==> flow/design.v <==
module modulation (
    input clk,
    input rst,
    input mod_set,
    input mod_enable,
    input [15:0] mod_half_period,
    output mod_out
);
localparam COUNTER_WIDTH = 2;
logic [15:0] sync_counter;
logic [COUNTER_WIDTH-1:0] local_counter;  
logic state;
logic mod;
logic [15:0] mod_half_period_saved;
logic [15:0] mod_half_period_saved_next;
logic mod_enable_saved;
logic mod_enable_saved_next;
assign mod_out = !mod_enable_saved | mod;
always_comb begin
    if (mod_set) begin
        mod_half_period_saved_next = mod_half_period;
        mod_enable_saved_next = mod_enable;
    end
    else begin
        mod_half_period_saved_next = mod_half_period_saved;
        mod_enable_saved_next = mod_enable_saved;
    end
end
always_ff @(posedge clk) begin
    if (rst) begin
        local_counter <= 'b0;
    end
    else begin
        local_counter <= local_counter + 'b1;
    end
end
always_ff @(posedge clk) begin
    if (rst) begin
        mod_half_period_saved <= 'b0;
        mod_enable_saved <= 'b0;
    end
    else begin
        mod_half_period_saved <= mod_half_period_saved_next;
        mod_enable_saved <= mod_enable_saved_next;
    end
end
always_ff @(posedge clk) begin
    if (rst) begin
        mod <= 'b1;
        state <= 'b0;
        sync_counter <= 'b0;
    end
    else if (mod_half_period_saved == 'b0) begin  
        mod <= 'b0;
    end
    else begin
        case (state)
            'b0: begin
                if (local_counter[COUNTER_WIDTH-1]) begin
                    state <= 'b1;
                    if (sync_counter +'b1 < mod_half_period_saved) begin
                        sync_counter <= sync_counter + 'b1;
                    end
                    else begin
                        sync_counter <= 'b0;
                        mod <= !mod;
                    end
                end
            end
            'b1: begin
                if (!local_counter[COUNTER_WIDTH-1]) begin
                    state <= 'b0;
                end
            end
        endcase
    end
end
endmodule: modulation
# == Step by step through the tools: modulation ==
# Tool output for the design above, in the order of the flow.
# Lines are those of the file above, counted from 1.
# Cell names lack the library's common part.
# A cell with n/a has no value.
# design
top,modulation
clock_port,clk
library,sky130hd
lib_corner,tt_025C_1v80

# == Elaborated design ==
# Source: Yosys, flattened and elaborated, memories not mapped. Widths are those after wreduce. Registers that Yosys merges into a memory's read port (data or address) are not register bits. Print and check cells do not count. Equal cells are merged and count once.
# word_totals
regBits,37
wordCells,26
input_bits,20
# classes
compare,1
n_logic,3
n_addsub,2
reduce_and_logical,6
n_eq,2
mux,6
# op_table
op,count
32-bit by 16-bit < comparator with 1-bit output,1
16-bit by 1-bit adder with 17-bit output (second input constant),1
16-bit zero test,1
16-bit two-way mux,1
3-bit AND reduction,2
1-bit two-way mux,5
1-bit NOT,2
1-bit zero test,2
2-bit by 1-bit adder with 2-bit output (second input constant),1
2-bit by 1-bit inequality test with 1-bit output (second input constant),1
2-bit inequality test (second input constant),1
2-bit nonzero test,1
1-bit OR,1

# == Depth ==
# Depth = most cells in a row (Yosys ltp): at word level without a register or memory, in the mapped netlist without a sequential cell, where the memories' decode and read muxes count.
# depth
word_depth,6
abc_area,0
mapped_depth,14

# == Netlist ==
# The flow's flattened synthesis, as Yosys stat reports it; memories are mapped. The netlist is that of the ABC_AREA named above (0 if unset); the other value can give another one.
# types
type,count
dfxtp_1,37
ha_1,16
mux2i_1,18
nor2_1,40
a221o_1,11
nand2_1,24
xnor2_1,10
nor3_1,14
inv_1,17
buf_2,9
xor2_1,5
nor3_4,2
a21oi_1,6
nand3_2,3
nor4b_1,3
nand2b_1,4
nand4_1,4
nor4_1,4
# Not listed: further types 21, cells in them 32.
# mapped
ff_cells,37
buf_cells,14
area_um2,2243.4
stdcells,259

# == Timing after synthesis ==
# Path of least setup slack by OpenSTA after synthesis, without wires, with an ideal clock, recovery checks aside; 20% of the period is set as input and as output delay. Where synthesis merged equal registers, the netlist keeps one of their names.
# synth_path
path_type,register -> register
start,register sync_counter[0]
end,register sync_counter[13]
path_delay_ns,2.931
tclk_ns,6.25
setup_slack_ns,3.319
launch_ns,0.000
stages,14
setup_ns,0.122
arrival_time_ns,2.809
period_less_setup_slack_ns,2.931
# "path_delay_ns" = arrival - input delay + setup time.
# "stages" counts driving pins, that of a launching flip-flop among them; a cell with two outputs on the path counts twice.
# "period_less_setup_slack_ns" is the clock period less the worst setup slack; recovery checks do not enter. This is arithmetic on one report: input and output delays are still those of the set period (20% each).
# The rows between start and end are the longest chain of elaborated cells between them; the timing report does not say that the signal goes this way. Where chains are equally long, one stands for them.
# Each line given opens the expression or statement behind the cell; cells for indexed reads and writes are added by Yosys, which also makes memories of some case tables.
# At most two assigning lines are given for a register; there are more.
# synth_between
cell_sequence,dfxtp_1 ha_1 nand3_2 or3_1 nor2_1 xor2_1 ha_1 nand4_1 nor2_1 o2111ai_1 o211ai_4 nor3_4 buf_6 a221o_1
elab_chain_cells,3
cone_cells,3
classes_between,add/sub: 1; compare: 1; mux: 1
# synth_rtl
item,line_no,text
from (decl),10,logic [15:0] sync_counter;
from (assign),51,sync_counter <= 'b0;
from (assign),62,sync_counter <= sync_counter + 'b1;
16-bit by 1-bit adder with 17-bit output,61,if (sync_counter +'b1 < mod_half_period_saved) begin
32-bit by 16-bit < comparator with 1-bit output,61,
16-bit two-way mux,61,
to (assign),62,
to (assign),65,sync_counter <= 'b0;
to (decl),10,

# == Path in the finished layout ==
# From the final timing report of flow run A: the path of least setup slack in the routed layout; clock arrival at registers is part of the times.
# layout_path
path_type,register -> register
start,register sync_counter[0]
end,register sync_counter[9]
tclk_ns,5.57
launch_ns,0.28
stages,13
setup_slack_ns,2.15
setup_ns,0.05
arrival_time_ns,3.65
# The rows between start and end are the longest chain of elaborated cells between them; the timing report does not say that the signal goes this way. Where chains are equally long, one stands for them.
# At most two assigning lines are given for a register; there are more.
# layout_between
cell_sequence,dfxtp_1 ha_1 nand3_2 or3_1 nor2_1 xor2_1 ha_1 nand4_1 nor3_1 nor3_1 o211ai_4 nor3_4 a221o_1
elab_chain_cells,3
cone_cells,3
classes_between,add/sub: 1; compare: 1; mux: 1
# layout_rtl
item,line_no,text
from (decl),10,logic [15:0] sync_counter;
from (assign),51,sync_counter <= 'b0;
from (assign),62,sync_counter <= sync_counter + 'b1;
16-bit by 1-bit adder with 17-bit output,61,if (sync_counter +'b1 < mod_half_period_saved) begin
32-bit by 16-bit < comparator with 1-bit output,61,
16-bit two-way mux,61,
to (assign),62,
to (assign),65,sync_counter <= 'b0;
to (decl),10,

# Module modulation, platform sky130hd: 2 stored runs of the flow (Yosys, OpenROAD) with differing settings, in no particular order. Input and output delays are each 20% of the period that was set; the output load is 0.01 pF.
# By "period_reached_ns" is meant the clock period of the run minus its worst setup slack. This is arithmetic on one report: input and output delays are still those of the set period (20% each).
# By "worst_path_ns" is meant the share of the clock period that the worst setup path is allowed (20% is reserved at inputs, 20% at outputs), minus its slack. Clock arrival times at its registers enter into it.
# "power_w" is the tool's figure for a default switching activity; nothing was simulated.
# A setting shown as n/a is not set for that run.
stored run,period_ns,CORE_UTILIZATION,SETUP_SLACK_MARGIN,CELL_PAD_IN_SITES_GLOBAL_PLACEMENT,TNS_END_PERCENT,GPL_TIMING_DRIVEN,CTS_CLUSTER_SIZE,CAP_MARGIN,SLEW_MARGIN,MAX_ROUTING_LAYER,CORE_MARGIN,PLACE_DENSITY,CORE_ASPECT_RATIO,ABC_AREA,GPL_ROUTABILITY_DRIVEN,CTS_CLUSTER_DIAMETER,period_reached_ns,ws_hold_ns,dieArea_um2,post_synth_area_um2,tns_ns,worst_path_ns,critical_path_type,finish.utilization_pct,power_w,setup_worst_slack_ns,finish.stdcell_area_um2
flow run A,5.57,55,0.7,0,35,1,29,10,40,met4,2,n/a,n/a,n/a,n/a,n/a,3.421,0.449,4605.7,2243.4,0.000,3.42,register -> register,63.7,0.0005712,2.149,2531.2
flow run B,4.98,18,1.28,n/a,n/a,0,n/a,20,20,n/a,2,0.92,1.03,1,0,380,2.653,0.459,12688.0,2124.5,0.000,2.65,register -> register,22.8,0.0007656,2.327,2651.3
